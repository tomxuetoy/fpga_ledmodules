==> flow/design.v <==
module led0_module
(
    CLK, RSTn, LED_Out
);
    input CLK;
    input RSTn;
    output LED_Out;
    parameter T10MS = 21'd2_000_000;
    reg [20:0]Count1;
    always @ ( posedge CLK or negedge RSTn )
      if( !RSTn )	
	        Count1 <= 21'd0;
	    else if( Count1 == T10MS )
	        Count1 <= 21'd0;
	    else
	        Count1 <= Count1 + 1'b1;
	reg rLED_Out;
	always @ ( posedge CLK or negedge RSTn )
        if( !RSTn ) 
            rLED_Out <= 1'b0;
        else if( Count1 >= 21'd0 && Count1 < 21'd500_000 )
            rLED_Out <= 1'b1;
        else 
            rLED_Out <= 1'b0;
     assign LED_Out = rLED_Out;
endmodule
module led1_module
(
    CLK, RSTn, LED_Out
);
    input CLK;
    input RSTn;
    output LED_Out;
    parameter T10MS = 21'd2_000_000;
    reg [20:0]Count1;
    always @ ( posedge CLK or negedge RSTn )
      if( !RSTn )	
	        Count1 <= 21'd0;
	    else if( Count1 == T10MS )
	        Count1 <= 21'd0;
	    else
	        Count1 <= Count1 + 1'b1;
	reg rLED_Out;
	always @ ( posedge CLK or negedge RSTn )
        if( !RSTn ) 
            rLED_Out <= 1'b0;
        else if( Count1 >= 21'd500_000 && Count1 < 21'd1_000_000 )
            rLED_Out <= 1'b1;
        else 
            rLED_Out <= 1'b0;
     assign LED_Out = rLED_Out;
endmodule
module led2_module
(
    CLK, RSTn, LED_Out
);
    input CLK;
    input RSTn;
    output LED_Out;
    parameter T10MS = 24'd16_000_000;
    reg [23:0]Count1;
    always @ ( posedge CLK or negedge RSTn )
      if( !RSTn )	
	        Count1 <= 24'd0;
	    else if( Count1 == T10MS )
	        Count1 <= 24'd0;
	    else
	        Count1 <= Count1 + 1'b1;
	reg rLED_Out;
	always @ ( posedge CLK or negedge RSTn )
        if( !RSTn ) 
            rLED_Out <= 1'b0;
        else if( Count1 >= 24'd8_000_000 && Count1 < 24'd15_500_000 )
            rLED_Out <= 1'b1;
        else 
            rLED_Out <= 1'b0;
     assign LED_Out = rLED_Out;
endmodule
module led3_module
(
    CLK, RSTn, LED_Out
);
    input CLK;
    input RSTn;
    output LED_Out;
    parameter T100MS = 22'd20_000_000;
    reg [20:0]Count1;
    always @ ( posedge CLK or negedge RSTn )
      if( !RSTn )	
	        Count1 <= 21'd0;
	    else if( Count1 == T100MS )
	        Count1 <= 21'd0;
	    else
	        Count1 <= Count1 + 1'b1;
	reg rLED_Out;
	always @ ( posedge CLK or negedge RSTn )
        if( !RSTn ) 
            rLED_Out <= 1'b0;
        else if( Count1 >= 21'd1_500_000 && Count1 < 21'd2_000_000 )
            rLED_Out <= 1'b1;
        else 
            rLED_Out <= 1'b0;
     assign LED_Out = rLED_Out;
endmodule
module led4_module
(
    CLK, RSTn, LED_Out
);
    input CLK;
    input RSTn;
    output LED_Out;
    parameter T100MS = 24'd16_000_000;
    reg [23:0]Count1;
    always @ ( posedge CLK or negedge RSTn )
      if( !RSTn )	
	        Count1 <= 24'd0;
	    else if( Count1 == T100MS )
	        Count1 <= 24'd0;
	    else
	        Count1 <= Count1 + 1'b1;
	reg rLED_Out;
	always @ ( posedge CLK or negedge RSTn )
        if( !RSTn ) 
            rLED_Out <= 1'b0;
        else if( Count1 >= 24'd10_500_000 && Count1 < 24'd16_000_000 )
            rLED_Out <= 1'b1;
        else 
            rLED_Out <= 1'b0;
     assign LED_Out = rLED_Out;
endmodule
module ledTest
(
    CLK, RSTn, LED_Out, BUZZER
);
    input CLK;
	 input RSTn;
	 output BUZZER;
	 output [4:0]LED_Out;
	 wire LED0_Out;
	 led0_module U1
	 (
	     .CLK( CLK ),
		  .RSTn( RSTn ),
		  .LED_Out( LED0_Out )
	 );
	 wire LED1_Out;
	 led1_module U2
	 (
	     .CLK( CLK ),
		  .RSTn( RSTn ),
		  .LED_Out( LED1_Out )
	 );
	 wire LED2_Out;
	 led2_module U3
	 (
	     .CLK( CLK ),
		  .RSTn( RSTn ),
		  .LED_Out( LED2_Out )
	 );
	 wire LED3_Out;
	 led3_module U4
	 (
	     .CLK( CLK ),
		  .RSTn( RSTn ),
		  .LED_Out( LED3_Out )
	 );
	 wire LED4_Out;
	 led4_module U5
	 (
	     .CLK( CLK ),
		  .RSTn( RSTn ),
		  .LED_Out( LED4_Out )
	 );
	 wire BUZZER;
	 assign BUZZER = 1;
	 assign LED_Out = { LED4_Out, LED3_Out, LED2_Out, LED1_Out, LED0_Out };
endmodule
* Reports on ledTest
Tool output for the design above, in the order of the flow.
Line numbers count from 1 in the design file above.
Operators: Yosys type, input widths -> output width; for muxes data width and select width s.
The mark n/a stands for no value.
- Design top :: ledTest
- Clock :: CLK
- Cell library :: sky130hd
- Timing corner :: tt_025C_1v80

* Word level
Yosys after proc, flatten, opt, wreduce and memory -nomap, before mapping. Enables and synchronous resets that opt folds into registers are not counted as muxes. Memory bits, and registers merged into a memory's read port (data or address), are not among the register bits. Print and check cells are not counted. Equal cells are merged and count once.
- Add/subtract/negate cells :: 5
- $lt $le $gt $ge :: 10
- Equality and inequality tests :: 4
- Mux-type cells :: 9
- Reductions and logical operators :: 5
** Operators with widths (number)
- $add 21x1->21 const B :: 3
- $add 24x1->24 const B :: 2
- $lt 24x24->1 const B :: 2
- $eq 24x24->1 const B :: 2
- $mux 24 :: 2
- $eq 21x21->1 const B :: 2
- $mux 21 :: 2
- $ge 24x23->1 const B :: 1
- $ge 24x24->1 const B :: 1
- $ge 21x1->1 const B :: 1
- $ge 21x19->1 const B :: 1
- $lt 21x19->1 const B :: 1
- $lt 21x20->1 const B :: 1
- $ge 21x21->1 const B :: 1
- $lt 21x21->1 const B :: 1
- $logic_and 1x1->1 :: 5
- $mux 1 :: 5
- Flip-flop bits (word level) :: 116
- Input bits :: 2
- Output and inout port bits :: 6
- Cells after elaboration :: 43

* Logic depth
Yosys ltp: most cells in a row. Word level: on the elaborated netlist, between registers, memories and ports. Mapped: between sequential cells and ports; inverters and the memories' decode and read muxes count.
- Word-level depth :: 3
- ABC_AREA :: 0
- Gate-level depth with buffers :: 6
- Gate-level depth less buffers :: 6

* Netlist
The flow's flattened synthesis, as Yosys stat reports it; memories are mapped. The netlist is that of the ABC_AREA named above (0 if unset); the other value can give another one.
- Cells in the netlist :: 574
- Mapped area :: 5790.6 um^2
- Area of sequential cells :: 2902.8 um^2
- Flip-flop cells :: 116
- Buffers :: 18
** Cells by type
- sky130_fd_sc_hd__dfrtp_1 :: number 116, total area 2.9E+03 um^2
- sky130_fd_sc_hd__xnor2_1 :: number 52, total area 455.437 um^2
- sky130_fd_sc_hd__xor2_1 :: number 30, total area 262.752 um^2
- sky130_fd_sc_hd__nand3_1 :: number 51, total area 255.245 um^2
- sky130_fd_sc_hd__nand4_1 :: number 32, total area 200.192 um^2
- sky130_fd_sc_hd__nor2_1 :: number 47, total area 176.419 um^2
- sky130_fd_sc_hd__mux2i_1 :: number 15, total area 150.144 um^2
- sky130_fd_sc_hd__nand2_1 :: number 35, total area 131.376 um^2
- sky130_fd_sc_hd__nor3_1 :: number 26, total area 130.125 um^2
- sky130_fd_sc_hd__ha_1 :: number 10, total area 125.12 um^2
- sky130_fd_sc_hd__o21ai_0 :: number 22, total area 110.106 um^2
- sky130_fd_sc_hd__nor4_1 :: number 16, total area 100.096 um^2
- sky130_fd_sc_hd__and3_1 :: number 15, total area 93.84 um^2
- sky130_fd_sc_hd__inv_1 :: number 23, total area 86.333 um^2
- sky130_fd_sc_hd__buf_4 :: number 6, total area 45.043 um^2
- sky130_fd_sc_hd__nor4b_1 :: number 5, total area 43.792 um^2
- sky130_fd_sc_hd__a21oi_1 :: number 8, total area 40.038 um^2
- sky130_fd_sc_hd__nor4bb_1 :: number 4, total area 40.038 um^2
Other cell types: 31; their cells: 61.
By module: a second synthesis without flattening, with its own total; a netlist apart from the flattened one above.
- Cells (unflattened synthesis) :: 579
- Area total of the unflattened synthesis :: 6009.5 um^2
Each row is one instance without its submodules.
** By module
- led4_module :: times used 1, cells 129, area 1333.8 um^2, sequential area 625.6 um^2
- led2_module :: times used 1, cells 133, area 1315.0 um^2, sequential area 625.6 um^2
- led0_module :: times used 1, cells 105, area 1146.1 um^2, sequential area 550.5 um^2
- led1_module :: times used 1, cells 115, area 1143.6 um^2, sequential area 550.5 um^2
- led3_module :: times used 1, cells 90, area 1022.2 um^2, sequential area 550.5 um^2
- ledTest :: times used 1, cells 7, area 48.8 um^2, sequential area 0.0 um^2

* Worst setup path after synthesis
OpenSTA on the mapped netlist: ideal clock, no wires. The path of least setup slack (recovery checks aside). Input and output delay are each 20% of the period. Register names are those of the netlist, which keeps one name where synthesis merged equal registers.
- Path kind :: reg-to-reg
- From :: reg U2.Count1[0]
- To :: reg U2.Count1[18]
- Clock period :: 1.9 ns
- Setup time :: 0.077 ns
- Launch time at the first pin :: 0.000 ns
- Data arrival time :: 1.623 ns
- Required time :: 1.823 ns
- Setup slack :: 0.200 ns
- Delay of the path :: 1.700 ns
- Stages :: 6
- Buffers on the path :: 0
- Synthesis period reached :: 1.7 ns
"delay of the path" = arrival - input delay + setup time.
"stages": output pins that drive a net of the path, with the launching flip-flop's if there is one; two outputs of one cell count as two.
"synthesis period reached" is the clock period less the worst setup slack; recovery checks do not enter. This is arithmetic on one report: input and output delays are still those of the set period (20% each).
Between the ends stands the longest chain of elaborated cells between them, by number of cells; it is not shown to be the way that was timed. Of several equally long chains one is given.
Each line given opens the expression or statement behind the cell; cells for indexed reads and writes are added by Yosys, which also makes memories of some case tables.
A register here has more assigning lines than the two given.
- Cell sequence :: sky130_fd_sc_hd__dfrtp_1 -> sky130_fd_sc_hd__ha_1 -> sky130_fd_sc_hd__nand4_1 -> sky130_fd_sc_hd__or4_1 -> sky130_fd_sc_hd__or3_1 -> sky130_fd_sc_hd__a21oi_1
- Cells in the longest elaborated chain :: 2
- Elaborated cells on any way between the ends :: 3
- Source lines of those cells :: 2
- Classes of those cells :: add/sub (1); eq/ne (1); mux (1)
** Ends and longest elaborated chain, post-synthesis
- from (decl) :: line 35 : reg [20:0]Count1;
- from (assign) :: line 38 : Count1 <= 21'd0;
- from (assign) :: line 42 : Count1 <= Count1 + 1'b1;
- $add 21x1->21 :: line 42
- $mux 21 :: line 39 : else if( Count1 == T10MS )
- to (assign) :: line 38
- to (assign) :: line 42
- to (decl) :: line 35

* Timing after layout
From the final timing report of run 1: the path of least setup slack in the routed layout; clock arrival at registers is part of the times.
- Path kind :: reg-to-reg
- From :: reg U1.Count1[0]
- To :: reg U1.Count1[17]
- Clock period :: 1.74 ns
- Setup time :: 0.07 ns
- Launch time at the first pin :: 0.42 ns
- Data arrival time :: 2.03 ns
- Required time :: 2.09 ns
- Setup slack :: 0.05 ns
- Stages :: 5
- Buffers on the path :: 0
Between the ends stands the longest chain of elaborated cells between them, by number of cells; it is not shown to be the way that was timed. Of several equally long chains one is given.
A register here has more assigning lines than the two given.
- Cell sequence :: sky130_fd_sc_hd__dfrtp_1 -> sky130_fd_sc_hd__nand4_1 -> sky130_fd_sc_hd__or4_4 -> sky130_fd_sc_hd__or3_1 -> sky130_fd_sc_hd__a21oi_2
- Cells in the longest elaborated chain :: 2
- Elaborated cells on any way between the ends :: 3
- Source lines of those cells :: 2
- Classes of those cells :: add/sub (1); eq/ne (1); mux (1)
** Ends and longest elaborated chain, post-layout
- from (decl) :: line 9 : reg [20:0]Count1;
- from (assign) :: line 12 : Count1 <= 21'd0;
- from (assign) :: line 16 : Count1 <= Count1 + 1'b1;
- $add 21x1->21 :: line 16
- $mux 21 :: line 13 : else if( Count1 == T10MS )
- to (assign) :: line 12
- to (assign) :: line 16
- to (decl) :: line 9

Hand-over note for ledTest

Measured results for ledTest: 2 stored runs of the Yosys and OpenROAD flow on sky130hd. The settings differ; the order carries no meaning. The constraints put input and output delay at 20% of the set period each and load the outputs with 0.01 pF.

* Run 1
** Files
==> flow/run.sh <==
#!/bin/bash
# the make line also repeats the synthesis and layout settings of config.mk as NAME=value (left out here)
make -C /OpenROAD-flow-scripts/flow DESIGN_CONFIG=/design/flow/config.mk WORK_HOME=/design/flow/orfs CLKGATE_MAP_FILE= finish
==> flow/config.mk <==
export PLATFORM = sky130hd
export DESIGN_NAME = ledTest
export DESIGN_NICKNAME = ledTest
export VERILOG_FILES = /design/flow/design.v
export SDC_FILE = /design/flow/constraint.sdc
export NUM_CORES = 4
export LEC_CHECK = 0
export CAP_MARGIN = 20
export CORE_MARGIN = 2
export CORE_UTILIZATION = 35
export SLEW_MARGIN = 20
==> flow/constraint.sdc <==
create_clock -name core_clock -period 1.74 [get_ports {CLK}]
set_input_delay 0.3480 -clock core_clock [delete_from_list [all_inputs] [get_ports {CLK}]]
set_output_delay 0.3480 -clock core_clock [all_outputs]
set_load 0.01 [all_outputs]
** Results
- Final setup TNS :: 0.000 ns
- Chip area after synthesis (Yosys) :: 5790.6 um^2
- Final design utilization :: 43.5%
- Smallest setup slack :: 0.053 ns
- Area inside the die boundary :: 17589.4 um^2

* Run 2
** Files
==> flow/run.sh <==
#!/bin/bash
# the make line also repeats the synthesis and layout settings of config.mk as NAME=value (left out here)
make -C /OpenROAD-flow-scripts/flow DESIGN_CONFIG=/design/flow/config.mk WORK_HOME=/design/flow/orfs CLKGATE_MAP_FILE= finish
==> flow/config.mk <==
export PLATFORM = sky130hd
export DESIGN_NAME = ledTest
export DESIGN_NICKNAME = ledTest
export VERILOG_FILES = /design/flow/design.v
export SDC_FILE = /design/flow/constraint.sdc
export NUM_CORES = 4
export LEC_CHECK = 0
export CAP_MARGIN = 20
export CELL_PAD_IN_SITES_GLOBAL_PLACEMENT = 1
export CORE_MARGIN = 2
export CORE_UTILIZATION = 29
export GPL_ROUTABILITY_DRIVEN = 0
export GPL_TIMING_DRIVEN = 0
export HOLD_SLACK_MARGIN = 0.14
export PLACE_DENSITY = 0.39
export SETUP_SLACK_MARGIN = -0.17
export SLEW_MARGIN = 20
==> flow/constraint.sdc <==
create_clock -name core_clock -period 1.93 [get_ports {CLK}]
set_input_delay 0.3860 -clock core_clock [delete_from_list [all_inputs] [get_ports {CLK}]]
set_output_delay 0.3860 -clock core_clock [all_outputs]
set_load 0.01 [all_outputs]
** Results
- Final design utilization :: 35.4%
- Chip area after synthesis (Yosys) :: 5790.6 um^2
- Smallest setup slack :: -0.019 ns
- Final setup TNS :: -0.019 ns
- Area inside the die boundary :: 21113.5 um^2

End of note.
